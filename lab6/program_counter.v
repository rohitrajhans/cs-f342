==> flow/design.v <==
module PC(count, clock, reset);
	input clock, reset;
	output [31:0] count;
	reg [31:0] count;
	always @(posedge clock)
		if(!reset)
			count = count+1;
		else
			count = 0;
endmodule
module tb_PC;
	reg clock, reset;
	wire [31:0] count;
	PC pc(count, clock, reset);
	initial begin
		repeat(500)
		#5 clock = ~clock;
	end
	initial begin
		$monitor(, $time, " Count=%b, Clock=%b, Reset=%b", count, clock, reset);
		#0 clock = 1'b0; reset = 1'b1;
		#10 reset = 1'b0;
	end
endmodule
---- Reports on PC ----
Tool output for the design above, in the order of the flow.
Line numbers count from 1 in the design file above.
Not given: --
design
  design top .............................. PC
  clock input ............................. clock
  cell library ............................ sky130hd
  timing corner ........................... tt_025C_1v80

---- Elaborated design ----
Source: Yosys, flattened and elaborated, memories not mapped. Widths are those after wreduce; folded enables and synchronous resets count as part of the registers. Registers that Yosys merges into a memory's read port (data or address) are not register bits. Print and check cells do not count. Equal cells are merged and count once.
cells by class
  add/sub/neg operators ................... 1
operators by type and width
  kind                                            number
  adder 32 x 1 -> 32 bit (second input constant)  1
storage and ports
  flip-flop bits (word level) ............. 32
  input bits .............................. 2
  output and inout bits ................... 32
  elaborated cells ........................ 2

---- Longest topological paths ----
Depth = most cells in a row (Yosys ltp): at word level without a register or memory, in the mapped netlist without a sequential cell, where the memories' decode and read muxes count.
logic depth
  word-level depth ........................ 1
  ABC_AREA ................................ 0
  gate-level depth with buffers ........... 6
  gate-level depth less buffers ........... 5

---- Synthesis result ----
Yosys stat after the flow's synthesis: flattened, memories mapped to cells. It holds for the ABC_AREA given above (unset counts as 0); a run with the other value may have another netlist.
Totals and module areas in this step are rounded.
mapped netlist
  cells in the netlist .................... 168
  cell area after synthesis ............... 0.001475 mm^2
  sequential part of the area ............. 0.0006406 mm^2
  flip-flops .............................. 32
  buffer cells ............................ 9
cell types
  cell                      number  area in all (um^2)
  sky130_fd_sc_hd__dfxtp_1  32      640.614
  sky130_fd_sc_hd__or4_1    12      90.086
  sky130_fd_sc_hd__a21oi_1  17      85.082
  sky130_fd_sc_hd__o31ai_1  11      82.579
  sky130_fd_sc_hd__nor2_1   14      52.55
  sky130_fd_sc_hd__xnor2_1  5       43.792
  sky130_fd_sc_hd__nand2_1  11      41.29
  sky130_fd_sc_hd__nand3_1  8       40.038
  sky130_fd_sc_hd__or3_1    6       37.536
  sky130_fd_sc_hd__xor2_1   4       35.034
  sky130_fd_sc_hd__mux2_2   3       33.782
  sky130_fd_sc_hd__nand4_1  5       31.28
  sky130_fd_sc_hd__nor2b_1  5       31.28
  sky130_fd_sc_hd__o21ai_0  6       30.029
  sky130_fd_sc_hd__buf_6    2       22.522
  sky130_fd_sc_hd__inv_1    5       18.768
  sky130_fd_sc_hd__nor4_1   3       18.768
  sky130_fd_sc_hd__and4_1   2       17.517
Not listed: further types 11, cells in them 17.

---- Path before layout ----
Source: OpenSTA report_checks on the synthesized netlist (no wires, ideal clock, input and output delay 20% of the period each), path of least setup slack; recovery checks are left aside. Register names are those of the netlist, which keeps one name where synthesis merged equal registers.
path after synthesis
  path kind ............................... register -> register
  start ................................... register count[0]
  end ..................................... register count[22]
  period .................................. 2.29 ns
  library setup time ...................... 0.070 ns
  time at the first pin ................... 0.000 ns
  data arrival time ....................... 1.981 ns
  required time ........................... 2.220 ns
  slack ................................... 0.239 ns
  path delay .............................. 2.051 ns
  stages .................................. 7
  path buffers ............................ 1
  synthesis period reached ................ 2.051 ns
"path delay" is the arrival time less input delay plus setup time.
"stages" counts driving pins, that of a launching flip-flop among them; a cell with two outputs on the path counts twice.
"synthesis period reached" = period - worst setup slack (recovery checks aside). The figure is calculated, with input and output delays left at 20% of the set period.
The rows between start and end are the longest chain of elaborated cells between them; the timing report does not say that the signal goes this way. Where chains are equally long, one stands for them.
A line is the first line of the expression or statement that the cell stems from. Yosys adds cells for indexed reads and writes and turns some case tables into memories.
on the way, after synthesis
  cells stage by stage .................... sky130_fd_sc_hd__dfxtp_1 sky130_fd_sc_hd__ha_1 sky130_fd_sc_hd__and4_4 sky130_fd_sc_hd__or4b_1 sky130_fd_sc_hd__buf_2 sky130_fd_sc_hd__or4_1 sky130_fd_sc_hd__a21oi_1
  length of the longest elaborated chain .. 1
  elaborated cells on any way between the ends .. 1
  RTL lines with such cells ............... 1
  those cells by class .................... 1 x add/sub
ends and longest elaborated chain, after synthesis
  what                    RTL line  source
  start, declared         3         output [31:0] count;
  start, assigned         7         count = count+1;
  start, assigned         9         count = 0;
  adder 32 x 1 -> 32 bit  7
  end, assigned           7
  end, assigned           9
  end, declared           3

---- Worst path after layout ----
Path of least setup slack in the final report of run A (OpenROAD, finished layout, wires in). Where an end is a register, its clock arrival counts in the times.
path after layout
  path kind ............................... register -> register
  start ................................... register count[2]
  end ..................................... register count[21]
  period .................................. 2.41 ns
  library setup time ...................... 0.11 ns
  time at the first pin ................... 0.28 ns
  data arrival time ....................... 2.39 ns
  required time ........................... 2.58 ns
  slack ................................... 0.19 ns
  stages .................................. 5
  path buffers ............................ 0
The rows between start and end are the longest chain of elaborated cells between them; the timing report does not say that the signal goes this way. Where chains are equally long, one stands for them.
on the way, after layout
  cells stage by stage .................... sky130_fd_sc_hd__dfxtp_1 sky130_fd_sc_hd__nand3_2 sky130_fd_sc_hd__or4_1 sky130_fd_sc_hd__nor4_1 sky130_fd_sc_hd__mux2_2
  length of the longest elaborated chain .. 1
  elaborated cells on any way between the ends .. 1
  RTL lines with such cells ............... 1
  those cells by class .................... 1 x add/sub
ends and longest elaborated chain, after layout
  what                    RTL line  source
  start, declared         3         output [31:0] count;
  start, assigned         7         count = count+1;
  start, assigned         9         count = 0;
  adder 32 x 1 -> 32 bit  7
  end, assigned           7
  end, assigned           9
  end, declared           3

Below are 2 stored runs of the flow (Yosys, OpenROAD; platform sky130hd) on PC, each with its settings and what was measured, unordered. Constraints: input delay and output delay 20% of the set period each, output load 0.01 pF.
By "achieved clock period" is meant the clock period of the run minus its worst setup slack. This is arithmetic on one report: input and output delays are still those of the set period (20% each).
"time on the worst setup path" means the part of the period allowed to the worst setup path (the constraints hold back 20% at inputs and 20% at outputs) less its slack; where the path has registers, the arrival times of their clocks count too.
By "total design power" is meant OpenSTA's value without simulated activity: inputs other than the clock are taken to toggle once in ten clock periods, and the tool carries that through the logic.
The measured numbers are rounded.

---- run A ----
settings
  period_ns = 2.41
  CORE_UTILIZATION = 34
  CAP_MARGIN = 20
  CORE_MARGIN = 2
  SLEW_MARGIN = 20
results
  lowest hold slack ....................... 0.486 ns
  total design power ...................... 0.0009894 W
  setup TNS ............................... 0.000 ns
  time on the worst setup path ............ 2.22 ns
  type of the worst setup path ............ register -> register
  area of the synthesized netlist ......... 0.001475 mm^2
  worst slack on setup checks ............. 0.188 ns
  achieved clock period ................... 2.222 ns
  final design utilization ................ 47.2%
  overall die area ........................ 0.004882 mm^2
  standard-cell area of the final layout .. 0.001928 mm^2

---- run B ----
settings
  period_ns = 3.49
  CORE_UTILIZATION = 63
  PLACE_DENSITY_LB_ADDON = 0.21
  CELL_PAD_IN_SITES_GLOBAL_PLACEMENT = 2
  CELL_PAD_IN_SITES_DETAIL_PLACEMENT = 2
  GPL_ROUTABILITY_DRIVEN = 0
  CTS_CLUSTER_SIZE = 43
  CTS_CLUSTER_DIAMETER = 217
  SLEW_MARGIN = 40
  MAX_ROUTING_LAYER = met5
  CAP_MARGIN = 20
  CORE_MARGIN = 2
results
  no final report: placement broke off with FLW-0024
